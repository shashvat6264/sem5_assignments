==> flow/design.v <==
`timescale 1ns / 1ns
module Booth_Multiplier(a, b, clk, reset, load, product);
    input [7:0] a, b;
    input clk, reset, load;
    output [15:0] product;
    reg signed [16:0] P, N, T;   
	reg [7:0] store_a, store_b;  
	reg [3:0] counter;  
	assign product = T[16:1];
	always @(posedge clk or posedge reset) begin  
		if(reset) begin   
			P <= 0;
			N <= 0;
			T = 0;
			store_a <= 0;
			store_b <= 0;
			counter = 0;
		end
		else if(load) begin  
			store_a <= a;
			store_b <= b;
			counter = 0;
			P <= 0;
			N <= 0;
			T = 0;
		end
		else if(!counter) begin  
			P <= store_a << 9;
			N <= -store_a << 9;
			T = store_b << 1;
			counter = counter + 1;
		end
		else if(counter <= 8) begin  
			if(T[0] ^ T[1] == 0)  
				T = T >> 1;
			else if(T[0])  
				T = (T + P) >> 1;
			else  
				T = (T + N) >> 1;
			T[16] = T[15];
			counter = counter + 1;  
		end
	end
endmodule
### Tool chain data of Booth_Multiplier

What the tools print for Booth_Multiplier, step after step.
Line numbers count from 1 in the design file above.
Operators carry their Yosys type and port widths (W data, S select, Z words).
Library cell names are shortened.
The mark - stands for no value.

| set-up | value |
|---|---|
| top | Booth_Multiplier |
| clock input | clk |
| library | sky130hd |
| corner | tt_025C_1v80 |

### Elaborated design

Yosys after proc, flatten, opt, wreduce and memory -nomap, before mapping. Memory bits, and registers merged into a memory's read port (data or address), are not among the register bits. Print and check cells are not counted. Equal cells are merged and count once.

| storage and ports | value |
|---|---|
| input bits | 19 |
| output and inout port bits | 16 |
| cells after elaboration | 29 |
| register bits after elaboration | 71 |

| cells by class | value |
|---|---|
| reductions and logical operators | 3 |
| bitwise operators | 2 |
| $add $sub $neg | 4 |
| magnitude comparators | 1 |
| multiplexer cells | 13 |

Operators by type and width:

| operator | count |
|---|---|
| $mux W17 | 6 |
| $mux W16 | 3 |
| $add A17 B17 Y17 | 2 |
| $mux W4 | 3 |
| $neg A8 Y8 | 1 |
| $add A4 B1 Y4 const B | 1 |
| $le A4 B4 Y1 const B | 1 |
| $logic_not A4 Y1 | 1 |
| $reduce_bool A3 Y1 | 1 |
| $reduce_bool A2 Y1 | 1 |
| $xor A1 B1 Y1 | 1 |
| $not A1 Y1 | 1 |
| $mux W1 | 1 |

### Longest topological paths

Depth = most cells in a row (Yosys ltp): at word level without a register or memory, in the mapped netlist without a sequential cell, where the memories' decode and read muxes count.

| depth | value |
|---|---|
| depth after elaboration | 6 |
| ABC_AREA | 0 |
| gate-level depth with buffers | 8 |

### Mapped cells and area

Yosys stat after the flow's synthesis: flattened, memories mapped to cells. It holds for the ABC_AREA given above (unset counts as 0); a run with the other value may have another netlist.
The area totals of this step are shown rounded.

Cell types:

| cell type | count |
|---|---|
| dfrtp_1 | 51 |
| mux2_2 | 20 |
| nand2_1 | 54 |
| ha_1 | 10 |
| buf_4 | 16 |
| a21oi_1 | 22 |
| a311oi_1 | 8 |
| xnor2_1 | 8 |
| nor2_1 | 18 |
| o21ai_0 | 9 |
| xor2_1 | 5 |
| inv_1 | 9 |
| mux2i_1 | 3 |
| a2111oi_4 | 1 |
| o221ai_1 | 3 |
| buf_2 | 5 |
| and3_4 | 2 |
| fa_1 | 1 |

Other cell types: 26; their cells: 40.

| synthesis totals | value |
|---|---|
| cell area after synthesis | 2,818 sq um |
| buffers | 28 |
| flip-flop cells | 51 |
| mapped cells | 285 |
| sequential area | 1,276 sq um |

### Path before layout

OpenSTA on the mapped netlist: ideal clock, no wires. The path of least setup slack (recovery checks aside). Input and output delay are each 20% of the period. Register names are those of the netlist, which keeps one name where synthesis merged equal registers.

| timing path post-synthesis | value |
|---|---|
| kind | register -> register |
| from | register T[0] |
| to | register T[14] |
| buffers on the path | 1 |
| path delay | 2,234 ps |
| driving pins on the path | 8 |
| slack | 956 ps |
| period | 3,190 ps |
| setup time | 126 ps |
| launch time at the first pin | 0 ps |
| arrival | 2,108 ps |
| data required time | 3,064 ps |
| synthesis period reached | 2,234 ps |

"path delay" is the arrival time less input delay plus setup time.
"driving pins on the path" counts driving pins, that of a launching flip-flop among them; a cell with two outputs on the path counts twice.
"synthesis period reached" is the clock period less the worst setup slack; recovery checks do not enter. This is arithmetic on one report: input and output delays are still those of the set period (20% each).
The rows between start and end are the longest chain of elaborated cells between them; the timing report does not say that the signal goes this way. Where chains are equally long, one stands for them.
Each line given opens the expression or statement behind the cell; cells for indexed reads and writes are added by Yosys, which also makes memories of some case tables.
At most two assigning lines are given for a register; there are more.

| between the ends, post-synthesis | value |
|---|---|
| cells stage by stage | dfrtp_1 -> buf_6 -> mux2_2 -> fa_1 -> a21o_1 -> a2111oi_4 -> xnor2_1 -> a221o_1 |
| length of the longest elaborated chain | 6 |

Ends and longest elaborated chain, post-synthesis:

| item | RTL line | source |
|---|---|---|
| start: declaration | 6 | `reg signed [16:0] P, N, T;` |
| start: assignment | 30 | `T = store_b << 1;` |
| start: assignment | 35 | `T = T >> 1;` |
| $add A17 B17 Y17 | 39 | `T = (T + N) >> 1;` |
| $mux W16 | 36 | `else if(T[0])` |
| $mux W16 | 34 | `if(T[0] ^ T[1] == 0)` |
| $mux W16 | 33 | `else if(counter <= 8) begin` |
| $mux W17 | 27 | `else if(!counter) begin` |
| $mux W17 | 19 | `else if(load) begin` |
| end: assignment | 30 |  |
| end: assignment | 35 |  |
| end: declaration | 6 |  |

### Timing after layout

From the final timing report of run 2: the path of least setup slack in the routed layout; clock arrival at registers is part of the times.
The report prints the path's times to 10 ps; the period is as set.

| timing path after layout | value |
|---|---|
| kind | register -> register |
| from | register T[0] |
| to | register T[14] |
| period | 1,650 ps |
| setup time | 110 ps |
| driving pins on the path | 7 |
| arrival | 2,400 ps |
| slack | -550 ps |
| buffers on the path | 0 |
| launch time at the first pin | 310 ps |
| data required time | 1,850 ps |

The rows between start and end are the longest chain of elaborated cells between them; the timing report does not say that the signal goes this way. Where chains are equally long, one stands for them.
At most two assigning lines are given for a register; there are more.

| between the ends, after layout | value |
|---|---|
| cells stage by stage | dfrtp_2 -> mux2_4 -> fa_2 -> a21o_1 -> a2111oi_4 -> xnor2_1 -> a221o_1 |
| length of the longest elaborated chain | 6 |

Ends and longest elaborated chain, after layout:

| item | RTL line | source |
|---|---|---|
| start: declaration | 6 | `reg signed [16:0] P, N, T;` |
| start: assignment | 30 | `T = store_b << 1;` |
| start: assignment | 35 | `T = T >> 1;` |
| $add A17 B17 Y17 | 39 | `T = (T + N) >> 1;` |
| $mux W16 | 36 | `else if(T[0])` |
| $mux W16 | 34 | `if(T[0] ^ T[1] == 0)` |
| $mux W16 | 33 | `else if(counter <= 8) begin` |
| $mux W17 | 27 | `else if(!counter) begin` |
| $mux W17 | 19 | `else if(load) begin` |
| end: assignment | 30 |  |
| end: assignment | 35 |  |
| end: declaration | 6 |  |

==> results <==
Module Booth_Multiplier, platform sky130hd: 2 stored runs of the flow (Yosys, OpenROAD) with differing settings, in no particular order. Input and output delays are each 20% of the period that was set; the output load is 0.01 pF.
"reached clock period" = clock period - worst setup slack. The figure is calculated, with input and output delays left at 20% of the set period.
By "worst path time" is meant the share of the clock period that the worst setup path is allowed (20% is reserved at inputs, 20% at outputs), minus its slack. Clock arrival times at its registers enter into it.
By "total power after layout" is meant OpenSTA's value without simulated activity: inputs other than the clock are taken to toggle once in ten clock periods, and the tool carries that through the logic.
"worst path time" is known to 10 ps.
The results are shown rounded.

#### Run 1

| setting | value |
|---|---|
| period_ns | `2.99` |
| CORE_UTILIZATION | `66` |
| PLACE_DENSITY | `0.59` |
| CELL_PAD_IN_SITES_DETAIL_PLACEMENT | `1` |
| TNS_END_PERCENT | `5` |
| ABC_AREA | `1` |
| GPL_ROUTABILITY_DRIVEN | `1` |
| CTS_CLUSTER_DIAMETER | `135` |
| CAP_MARGIN | `15` |
| SLEW_MARGIN | `15` |
| CORE_MARGIN | `2` |

Stopped before the end: placement reported DPL-0033.

#### Run 2

| setting | value |
|---|---|
| period_ns | `1.65` |
| CORE_UTILIZATION | `45` |
| PLACE_DENSITY_LB_ADDON | `0.0` |
| CORE_ASPECT_RATIO | `0.62` |
| CELL_PAD_IN_SITES_GLOBAL_PLACEMENT | `2` |
| GPL_ROUTABILITY_DRIVEN | `0` |
| MIN_ROUTING_LAYER | `met1` |
| CAP_MARGIN | `20` |
| CORE_MARGIN | `2` |
| SLEW_MARGIN | `20` |

| result | value |
|---|---|
| netlist area reported by Yosys | 2,818 sq um |
| overall die area | 6,929 sq um |
| standard-cell area after routing | 3,679 sq um |
| final utilization | 61.6 % |
| setup slack of the worst path | -551 ps |
| total negative slack on setup checks | -2,051 ps |
| total power after layout | 3.045 mW |
| reached clock period | 2,201 ps |
| worst path time | 2,200 ps |
| type of the worst setup path | register -> register |
